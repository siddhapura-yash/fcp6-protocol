==> flow/design.v <==
module master2(input clk,
              input rst,
              input start,
              input [7:0]header_in,
              input [7:0]data_in,
              inout [1:0]data,
              inout ack,
              inout [1:0]ctrl,
              output reg busy);
  parameter [3:0] IDLE = 4'b0000,TAKE_BUS = 4'b0001, SEND_HEADER = 4'b0010, WAIT_ACK = 4'b0011, DECIDE = 4'b0100, SEND_DATA= 4'b0101, SEND_ACK  = 4'b0110, RELEASE_CTRL_BUS = 4'b0111, RECEIVE_DATA = 4'b1000, STOP = 4'b1001, DONE = 4'b1010, RECEIVE_ACK = 4'b1011;
  reg [7:0]data_memory[63:0];	 
  reg [7:0]read_data[63:0];	 
  reg [3:0]state;
  reg [7:0]header_data;
  reg [2:0]count;  
  reg [2:0]header_count;
  reg ack_enable;
  reg ack_out;
  reg [1:0]ctrl_out;
  reg ctrl_enable;
  reg [7:0]mem_inc = 0;  
  reg [7:0]read_mem_inc = 0;  
  reg [1:0]data_out;
  reg data_enable;
  always@(posedge clk or posedge rst) begin
    data_memory[1] <= 8'd99;
    if(rst) begin
      state <= IDLE;
      busy <= 0;
    end
    else begin
	busy <= (state != IDLE);
      case(state) 
        IDLE : begin
          if(start) begin
            state <= TAKE_BUS;
            header_data <= header_in;
            header_count <= 6;
            data_memory[0] <= data_in;
          end
          else begin
            state <= IDLE;
          end
        end
        TAKE_BUS : begin
          state <= SEND_HEADER;
          count <= 6;
        end
        SEND_HEADER : begin
          if(header_count == 0) begin	 
          	state <= WAIT_ACK;
          end
          else begin	
            header_count <= header_count - 2;
			state <= SEND_HEADER;
          end
        end
        WAIT_ACK : begin
          if(ack == 0) begin
            count <= 6;
            state <= DECIDE;
          end
          else if(ack == 1) begin
            state <= STOP;
          end
          else begin
            state <= WAIT_ACK;
          end
        end
        DECIDE : begin
          if(header_data[0] == 0) begin	 
            state <= RELEASE_CTRL_BUS;
          end
             else if(header_data[0]) begin
               state <= SEND_DATA;
             end
        end
         SEND_DATA : begin	 
           if(count == 0) begin
             state <= RECEIVE_ACK;             
             mem_inc = mem_inc + 1;
           end
           else begin
             count <= (count >= 2) ? count - 2 : 0;
             state <= SEND_DATA;
           end
         end
         RELEASE_CTRL_BUS : begin
           state <= RECEIVE_DATA;
         end
         RECEIVE_ACK : begin
           if(ack == 0 && mem_inc >= header_data[7:1]) begin
             state <= STOP;
             count <= 6;
           end
           else if(ack == 0 && mem_inc < header_data[7:1]) begin
             state <= SEND_DATA;
             count <= 6;
           end
           else if(ack == 1) begin
             state <= SEND_DATA;
             count <= 6;
           end
           else begin
             state <= RECEIVE_ACK;
           end
		 end
          RECEIVE_DATA : begin	 
            if(header_data[0] == 0) begin	 
              read_data[read_mem_inc][count +: 2] <= data;
              if(count == 0) begin
                state <= SEND_ACK;
              end
              else begin
                count <= (count >= 2) ? count - 2 : 0;
                state <= RECEIVE_DATA;
              end
              end
            end
           SEND_ACK : begin	 
             if(header_data[7:1] > read_mem_inc) begin
               state <= RECEIVE_DATA;
               read_mem_inc <= read_mem_inc + 1;
			   count <= 6;
             end
             else if(header_data[7:1] <= read_mem_inc) begin
               state <= STOP;
             end
           end
             STOP : begin
               if(ctrl == 2'b11) begin  
               		state <= DONE;
             	end
               else if(header_data[0] == 0) begin	 
                 state <= DONE;	 
                count <= 6;
             	end
               else if(header_data[0] == 1) begin  
                 state <= DONE;  
                 count <= 6;
             	end
				else begin
                	state <= DONE;
             	end
			  end
             DONE : begin
               state <= IDLE;
             end
        default : state <= IDLE;
      endcase
    end
  end
             always@(negedge clk or posedge rst) begin
               if(rst) begin
                 data_enable <= 0;
                 ack_enable <= 0;
                 ctrl_enable <= 0;
                 ctrl_out <= 0;
                 ack_out <= 0;
                 data_out <= 2'b00;
               end
               else begin
                 case(state) 
                   IDLE : begin
                     header_count <= 4;
                   end
                   TAKE_BUS : begin
                     data_enable <= 1;
                     ctrl_out <= 2'b01;
                     ctrl_enable <= 1;
                 	 ack_enable <= 0;
                     data_out <= header_data[count +: 2];
                   end
                   SEND_HEADER : begin
                     data_out <= header_data[header_count +: 2];
                     data_enable <= 1;
                     ctrl_out <= 2'b01;
                     ctrl_enable <= 1;
                     ack_enable <= 0;
                   end
                   WAIT_ACK : begin
                     data_enable <= 0;
                     ack_enable <= 0;
                     ctrl_enable <= 1;
					 ctrl_out <= 2'b01;
                   end
                   DECIDE : begin
                     if(header_data[0] == 0) begin  
                       data_enable <= 0;
                 	   ack_enable <= 0;
                 	   ctrl_enable <= 0;
                     end
                     else if (header_data[0]) begin  
                       data_enable <= 1;
                       ctrl_out <= 2'b01;
                       ctrl_enable <= 1;
                       ack_enable <= 0;
                     end
                   end
					SEND_DATA : begin
                      data_out <= data_memory[mem_inc][count +: 2];	 
                      data_enable <= 1;
                      ctrl_out <= 2'b01;
                      ctrl_enable <= 1;
                      ack_enable <= 0;
                    end
                     RELEASE_CTRL_BUS : begin  
                        data_enable <= 0;
                        ack_enable <= 0;
                        ctrl_enable <= 0;
                     end
					RECEIVE_ACK : begin
						data_enable <= 0;
                        ack_enable <= 0;
                        ctrl_enable <= 1;
                        ctrl_out <= 2'b11;
					end
                     RECEIVE_DATA : begin
                         data_enable <= 0;
                         ack_enable <= 0;
                         ctrl_enable <= 0;
                     end
                     SEND_ACK : begin
                         data_enable <= 1;
                         ack_enable <= 1;
                       	 ack_out <= 0;
                         ctrl_enable <= 1;
                         ctrl_out <= 2'b01;
                     end
					 STOP : begin
                       if(ctrl == 2'b11) begin  
                         data_enable <= 0;
                         ctrl_out <= 2'b11;
                         ctrl_enable <= 1;
                       end
					   else if(ctrl == 2'b10) begin	 
                          data_enable <= 0; 
                        end
                       else if(ctrl == 2'b01) begin  
                         data_enable <= 1;
                         ctrl_out <= 2'b01;
                       ctrl_enable <= 1;
                       end
                     end
                     DONE : begin
                       data_enable <= 0;
                       ctrl_enable <= 0;
                       ack_enable <= 0;
                     end
                 default: begin
                  data_enable <= 0;
                  ack_enable  <= 0;
                  ctrl_enable <= 0;
                  ctrl_out    <= 2'b00;
                end
                 endcase
               end
             end
		assign data =(data_enable) ? data_out : 'bz;
		assign ack = (ack_enable) ? ack_out : 'bz;
		assign ctrl = (ctrl_enable) ? ctrl_out : 'bz;
endmodule
* Tool chain data of master2
What the tools print for master2, step after step. Line numbers count from 1 in the design file above. The mark - stands for no value.
Set-up: top module master2, clock input clk, library sky130hd, library corner tt_025C_1v80

* Word-level counts
Source: Yosys, flattened and elaborated. Widths are those after wreduce. Registers that Yosys merges into a memory's read port (data or address) are not register bits. Print and check cells do not count. Equal cells are merged and count once.
Bit counts: register bits 47, bits of input ports 19, output and inout bits 6, elaborated cells 177
Operators by class: add/sub/neg operators 3, order comparisons 5, eq/ne operators 87, shift-type cells 2, multiplexer cells 42, bitwise operators 4, reduce/logical cells 22
Operators with widths (count):
- 8-bit case mux with 64-bit select | 1
- 6-bit == test with constant B | 32
- 6-bit by 5-bit == test with 1-bit output with constant B | 16
- 6-bit by 4-bit == test with 1-bit output with constant B | 8
- 4-bit case mux with 10-bit select | 1
- 4-bit 2-to-1 mux | 9
- 3-bit 2-to-1 mux | 9
- 6-bit by 3-bit == test with 1-bit output with constant B | 4
- 3-bit case mux with 7-bit select | 1
- 4-bit by 3-bit == test with 1-bit output with constant B | 4
- 4-bit == test with constant B | 4
- 8-bit by 1-bit adder with 8-bit output with constant B | 2
- 8-bit by 4-bit variable part select with 2-bit output | 2
- 2-bit 2-to-1 mux | 7
- 3-bit AND reduction | 4
- 6-bit by 2-bit == test with 1-bit output with constant B | 2
- 2-bit != test with constant B | 5
- 2-bit case mux with 5-bit select | 1
- 3-bit != test with constant B | 3
- 4-bit by 2-bit == test with 1-bit output with constant B | 2
- 4-bit != test with constant B | 2
- 4-bit OR reduction | 2
- 7-bit by 8-bit > comparator with 1-bit output | 1
- 7-bit by 8-bit <= comparator with 1-bit output | 1
- 8-bit by 7-bit >= comparator with 1-bit output | 1
- 8-bit by 7-bit < comparator with 1-bit output | 1
- 8-bit 2-to-1 mux | 1
- 1-bit case mux with 4-bit select | 2
Not listed: further kinds 23, cells in them 37.

* Depth
Longest topological path by Yosys (ltp), each cell counted once; first at word level (registers and memories cut), then after technology mapping (sequential cells cut; the memories' decode and read muxes count).
Logic depth: depth after elaboration 6, ABC_AREA 0, depth in mapped cells 8, mapped depth without buffers 8

* Mapped cells and area
Yosys stat after the flow's synthesis: flattened, memories mapped to cells. It holds for the ABC_AREA given above (unset counts as 0); a run with the other value may have another netlist. The area totals of this step are shown rounded.
Cells by type:
- sky130_fd_sc_hd__edfxtp_1 | count 35, area in all 1.05E+03 µm²
- sky130_fd_sc_hd__ha_1 | count 18, area in all 225.216 µm²
- sky130_fd_sc_hd__dfrtp_1 | count 5, area in all 125.12 µm²
- sky130_fd_sc_hd__inv_1 | count 27, area in all 101.347 µm²
- sky130_fd_sc_hd__dfrtn_1 | count 4, area in all 100.096 µm²
- sky130_fd_sc_hd__xnor2_1 | count 9, area in all 78.826 µm²
- sky130_fd_sc_hd__nand2_1 | count 20, area in all 75.072 µm²
- sky130_fd_sc_hd__a21oi_1 | count 14, area in all 70.067 µm²
- sky130_fd_sc_hd__o21ai_0 | count 14, area in all 70.067 µm²
- sky130_fd_sc_hd__nor2_1 | count 16, area in all 60.058 µm²
- sky130_fd_sc_hd__nor3_1 | count 9, area in all 45.043 µm²
- sky130_fd_sc_hd__nand2b_1 | count 5, area in all 31.28 µm²
- sky130_fd_sc_hd__nor2b_1 | count 5, area in all 31.28 µm²
- sky130_fd_sc_hd__clkbuf_1 | count 7, area in all 26.275 µm²
- sky130_fd_sc_hd__xor2_1 | count 3, area in all 26.275 µm²
- sky130_fd_sc_hd__nand3_1 | count 5, area in all 25.024 µm²
- sky130_fd_sc_hd__a22oi_1 | count 3, area in all 22.522 µm²
- sky130_fd_sc_hd__mux4_2 | count 1, area in all 22.522 µm²
Other cell types: 37; their cells: 55.
Mapped netlist: cells in the netlist 255, synthesis area 2600 µm², sequential part of the area 1300 µm², flip-flop cells 44, buffer cells 10

Wiki page: master2 / flow data

Measured results for master2: 2 stored runs of the Yosys and OpenROAD flow on sky130hd. The settings differ; the order carries no meaning. The constraints put input and output delay at 20% of the set period each and load the outputs with 0.01 pF.
By "power" is meant OpenSTA's value without simulated activity: inputs other than the clock are taken to toggle once in ten clock periods, and the tool carries that through the logic.
The results are shown rounded.
[flow run A] settings: period_ns=4.69, CORE_UTILIZATION=61, SETUP_SLACK_MARGIN=-0.17, PLACE_DENSITY_LB_ADDON=0.03, CORE_ASPECT_RATIO=1.46, CELL_PAD_IN_SITES_DETAIL_PLACEMENT=0, TNS_END_PERCENT=5, CAP_MARGIN=5, MAX_ROUTING_LAYER=met4, CORE_MARGIN=2, SLEW_MARGIN=20
[flow run A] result: chip area after synthesis (Yosys) 2600 µm², die area 4800 µm², utilization 74 %, worst setup slack after layout 0.11 ns, worst hold slack 0.55 ns, power 720 uW
[flow run B] settings: period_ns=3.27, CAP_MARGIN=20, CORE_MARGIN=2, CORE_UTILIZATION=40, SLEW_MARGIN=20
[flow run B] result: chip area after synthesis (Yosys) 2600 µm², die area 7200 µm², utilization 51 %, worst setup slack after layout -0.55 ns, worst hold slack 0.56 ns, power 970 uW
